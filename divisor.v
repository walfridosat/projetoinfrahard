==> flow/design.v <==
module divisor(
    input wire clk,
    input wire [0:0] divOp,
    input wire [31:0] dividend,  
    input wire [31:0] divisor,   
    output reg [31:0] div_lo, 
    output reg [31:0] div_hi,
    output wire divby0flag
);
    integer cima;
    integer baixo;
    integer i;
    integer divd;
    integer divs;
    assign divby0flag = (divisor == 0) & divOp;
    always @(posedge clk) begin
        if(divOp == 1'b1)
        begin
            if(i == 31) 
            begin
                cima = 32'd0;
                divd = dividend;
                divs = divisor;
                if(dividend[31] == 1'b1) 
                begin
                    divd = -dividend;
                    divs = -divisor;
                end
                baixo = divs;
            end
            if(i >= 0)
            begin
                div_lo = div_lo << 1;
                cima = cima << 1;
                if(baixo > 0) 
                begin
                    if (divd[i] == 1) cima[0] = 1;
                    if (cima >= baixo) 
                    begin 
                        cima = cima - baixo;
                        div_lo = div_lo + 1;
                    end
                end
                if(baixo < 0)
                begin
                        if (divd[i] == 1) cima[0] = 1;
                        if (cima >= -baixo) 
                        begin
                            cima = cima + baixo;
                            div_lo = div_lo - 1;
                        end
                end
            end
            if(i == 0) 
            begin
                if(dividend[31] == 1'b1 && divisor[31] == 1'b1)
                    div_hi = -cima;
                else 
                    div_hi = cima;
            end
            i = i - 1;
        end else 
        begin
            div_lo = 32'd0;
            div_hi = 32'd0;
            i = 31;
            divs = 0;
            divd = 0;
        end
    end
endmodule
-- From RTL to reports: divisor
What the tools print for divisor, step after step.
Line numbers count from 1 in the design file above.
Cell names lack the library's common part.
The mark n/a stands for no value.
- design top: divisor
- clock input: clk
- standard-cell library: sky130hd
- timing corner: tt_025C_1v80

-- Word level
Source: Yosys, flattened and elaborated, memories not mapped. Widths are those after wreduce. Registers that Yosys merges into a memory's read port (data or address) are not register bits. Print and check cells do not count. Equal cells are merged and count once.
- add/subtract/negate cells at 9
- noted order comparisons: 5
- equality and inequality tests at 1
- shifts and indexed selects at 1
- mux-type cells at 31
- bitwise operators at 1
- noted reduce/logical cells: 3
- operators by type and width (operator ; number):
    2-to-1 mux 32 bit ; 23
    negation 32 bit ; 4
    greater-or-equal comparator 32 bit ; 2
    logical NOT 32 bit ; 2
    adder 32 x 1 -> 32 bit with constant B ; 1
    subtractor 32 x 1 -> 32 bit with constant B ; 1
    greater-or-equal comparator 32 x 1 -> 1 bit with constant B ; 1
    greater-than comparator 32 x 1 -> 1 bit with constant B ; 1
    less-than comparator 32 x 1 -> 1 bit with constant B ; 1
    subtractor 32 x 2 -> 32 bit with constant B ; 1
    adder 32 bit ; 1
    subtractor 32 bit ; 1
    variable part select 32 x 32 -> 1 bit ; 1
    equality test 32 x 6 -> 1 bit with constant B ; 1
    2-to-1 mux 1 bit ; 8
    bitwise AND 1 bit ; 1
    logical AND 1 bit ; 1
- bits in registers at 192
- input bits at 66
- word-level cells: 57

-- Depth
Yosys ltp: most cells in a row. Word level: on the elaborated netlist, between registers, memories and ports. Mapped: between sequential cells and ports; inverters and the memories' decode and read muxes count.
- word-level depth at 25
- ABC_AREA at 0
- noted depth in mapped cells: 48
- noted mapped depth without buffers: 40

-- Netlist
Source: synth_stat.txt of the flow (Yosys; design flattened, memories mapped). It holds for the ABC_AREA given above (unset counts as 0); a run with the other value may have another netlist.
The area totals of this step are shown rounded.
- standard cells after synthesis at 2106
- cell area after synthesis: 16600 µm²
- sequential part of the area: 4480 µm²
- noted flip-flop cells: 192
- buffers: 101
- cell types (cell type ; number):
    dfxtp_1 ; 128
    edfxtp_1 ; 64
    ha_1 ; 102
    xnor2_1 ; 122
    nor2_1 ; 217
    nand2_1 ; 214
    xor2_1 ; 79
    a21oi_1 ; 133
    o21ai_0 ; 133
    a211oi_1 ; 64
    inv_1 ; 90
    nor3_1 ; 62
    clkbuf_1 ; 77
    nand3_1 ; 46
    or4_1 ; 27
    nor2b_1 ; 30
    o31ai_1 ; 25
    or3_1 ; 30
Not listed: further types 78, cells in them 463.

-- Worst setup path after synthesis
OpenSTA on the mapped netlist: ideal clock, no wires. The path of least setup slack (recovery checks aside). Input and output delay are each 20% of the period. Register names are those of the netlist, which keeps one name where synthesis merged equal registers.
- path kind: input to register
- from: in dividend[2]
- to: reg div_hi[28]
- period: 13.6 ns
- noted external input delay: 2.720 ns
- noted setup time: 0.132 ns
- data arrival time at 11.794 ns
- noted data required time: 13.468 ns
- slack: 1.674 ns
- delay of the path at 9.206 ns
- stages at 42
- buffers on the path at 6
- noted synthesis period reached: 11.926 ns
"delay of the path" = arrival - input delay + setup time.
"stages": output pins that drive a net of the path, with the launching flip-flop's if there is one; two outputs of one cell count as two.
"synthesis period reached" = period - worst setup slack (recovery checks aside). The figure is calculated, with input and output delays left at 20% of the set period.
Between the ends stands the longest chain of elaborated cells between them, by number of cells; it is not shown to be the way that was timed. Of several equally long chains one is given.
A line is the first line of the expression or statement that the cell stems from. Yosys adds cells for indexed reads and writes and turns some case tables into memories.
A register here has more assigning lines than the two given.
- cell sequence: or4_1 > or4_1 > buf_2 > o41ai_1 > xnor2_1 > mux4_2 > nand3_1 > o31ai_1 > o31ai_2 > ha_1 > fa_1 > nor2b_1 > o21ba_2 > or4_1 > a31oi_1 > a211oi_1 > o21ai_1 > nor2_4 > (+6 left out) > a2111oi_0 > o21ai_0 > a41oi_1 > o211ai_1 > a31oi_1 > or2_1 > buf_2 > buf_4 > buf_4 > nor3_1 > a21oi_1 > o211ai_1 > nor3_1 > nand3_2 > or4_4 > nor4_4 > mux2i_1 > a21oi_1
- noted length of the longest elaborated chain: 25
- RTL lines, path post-synthesis (item ; RTL line ; source):
    from (decl) ; 4 ; input wire [31:0] dividend,
    negation 32 bit ; 26 ; divd = -dividend;
    2-to-1 mux 32 bit ; 24 ; if(dividend[31] == 1'b1)
    2-to-1 mux 32 bit ; 19 ; if(i == 31)
    2-to-1 mux 32 bit ; 17 ; if(divOp == 1'b1)
    variable part select 32 x 32 -> 1 bit ; 37 ; if (divd[i] == 1) cima[0] = 1;
    2-to-1 mux 1 bit ; 37 ;
    2-to-1 mux 1 bit ; 35 ; if(baixo > 0)
    (+11 left out) ; n/a ;
    adder 32 bit ; 49 ; cima = cima + baixo;
    2-to-1 mux 32 bit ; 47 ; if (cima >= -baixo)
    2-to-1 mux 32 bit ; 44 ; if(baixo < 0)
    2-to-1 mux 32 bit ; 31 ; if(i >= 0)
    2-to-1 mux 32 bit ; 17 ;
    negation 32 bit ; 57 ; div_hi = -cima;
    2-to-1 mux 32 bit ; 56 ; if(dividend[31] == 1'b1 && divisor[31] == 1'b1)
    to (assign) ; 57 ;
    to (assign) ; 59 ; div_hi = cima;
    to (decl) ; 7 ; output reg [31:0] div_hi,

-- Path in the finished layout
Path of least setup slack in the final report of flow run 1 (OpenROAD, finished layout, wires in). Where an end is a register, its clock arrival counts in the times.
- path kind: input to register
- from: in dividend[5]
- to: reg div_hi[26]
- period: 10.6 ns
- noted external input delay: 2.12 ns
- noted setup time: 0.11 ns
- data arrival time at 11.08 ns
- noted data required time: 10.98 ns
- slack: -0.10 ns
- stages at 41
- buffers on the path at 4
Between the ends stands the longest chain of elaborated cells between them, by number of cells; it is not shown to be the way that was timed. Of several equally long chains one is given.
A register here has more assigning lines than the two given.
- cell sequence: buf_6 > or4_4 > or4_4 > buf_8 > or4_4 > a311oi_2 > o221ai_1 > o31ai_1 > a41oi_2 > o31ai_4 > ha_2 > fa_2 > nor2b_2 > o21ba_2 > or4_4 > and3_4 > a21oi_4 > o211ai_1 > (+5 left out) > ha_4 > nand4_1 > nor3_2 > a211oi_2 > mux2_4 > a31oi_4 > or2_4 > buf_6 > nor3_2 > a21oi_2 > o221ai_2 > nor2_2 > or4b_4 > buf_8 > or4_4 > nor2_4 > nor4_2 > nand3b_1
- noted length of the longest elaborated chain: 25
- RTL lines, path post-layout (item ; RTL line ; source):
    from (decl) ; 4 ; input wire [31:0] dividend,
    negation 32 bit ; 26 ; divd = -dividend;
    2-to-1 mux 32 bit ; 24 ; if(dividend[31] == 1'b1)
    2-to-1 mux 32 bit ; 19 ; if(i == 31)
    2-to-1 mux 32 bit ; 17 ; if(divOp == 1'b1)
    variable part select 32 x 32 -> 1 bit ; 37 ; if (divd[i] == 1) cima[0] = 1;
    2-to-1 mux 1 bit ; 37 ;
    2-to-1 mux 1 bit ; 35 ; if(baixo > 0)
    (+11 left out) ; n/a ;
    adder 32 bit ; 49 ; cima = cima + baixo;
    2-to-1 mux 32 bit ; 47 ; if (cima >= -baixo)
    2-to-1 mux 32 bit ; 44 ; if(baixo < 0)
    2-to-1 mux 32 bit ; 31 ; if(i >= 0)
    2-to-1 mux 32 bit ; 17 ;
    negation 32 bit ; 57 ; div_hi = -cima;
    2-to-1 mux 32 bit ; 56 ; if(dividend[31] == 1'b1 && divisor[31] == 1'b1)
    to (assign) ; 57 ;
    to (assign) ; 59 ; div_hi = cima;
    to (decl) ; 7 ; output reg [31:0] div_hi,

==> runs of divisor <==
Record of 2 stored runs of the RTL-to-layout flow on divisor, platform sky130hd. The runs are unordered. Constraints: input delay and output delay 20% of the set period each, output load 0.01 pF.
"achieved clock period": clock period set for the run, less the worst setup slack. It is reckoned from that one timing run; input and output delays stay at 20% of the period that was set.
By "time used up by the worst setup path" is meant the share of the clock period that the worst setup path is allowed (20% is reserved at inputs, 20% at outputs), minus its slack. Clock arrival times at its registers enter into it.
"total power of the final layout" rests on the timing tool's default activity at the inputs, not on a simulated workload.
Measured values are rounded.

Flow run 1
Settings were period_ns = 10.6; CAP_MARGIN = 20; CORE_MARGIN = 2; CORE_UTILIZATION = 40; SLEW_MARGIN = 20
- post-synthesis cell area at 16600 µm²
- die footprint: 43100 µm²
- standard-cell area after layout at 23900 µm²
- post-route utilization: 58.6 %
- smallest setup slack at -0.099 ns
- sum of negative setup slack: -0.299 ns
- lowest hold slack: 0.453 ns
- total power of the final layout at 7.71 mW
- achieved clock period at 10.699 ns
- noted the time used up by the worst setup path: 8.58 ns
- critical path kind: input to register

Flow run 2
Settings were period_ns = 8.36; CORE_UTILIZATION = 46; SETUP_SLACK_MARGIN = 0.72; PLACE_DENSITY_LB_ADDON = 0.17; CELL_PAD_IN_SITES_GLOBAL_PLACEMENT = 1; CTS_CLUSTER_SIZE = 11; CTS_CLUSTER_DIAMETER = 218; SLEW_MARGIN = 30; MAX_ROUTING_LAYER = met5; CAP_MARGIN = 20; CORE_MARGIN = 2
- post-synthesis cell area at 16600 µm²
- die footprint: 37600 µm²
- standard-cell area after layout at 25700 µm²
- post-route utilization: 72.2 %
- smallest setup slack at -2.22 ns
- sum of negative setup slack: -132 ns
- lowest hold slack: 0.458 ns
- total power of the final layout at 10.5 mW
- achieved clock period at 10.584 ns
- noted the time used up by the worst setup path: 8.91 ns
- critical path kind: input to register
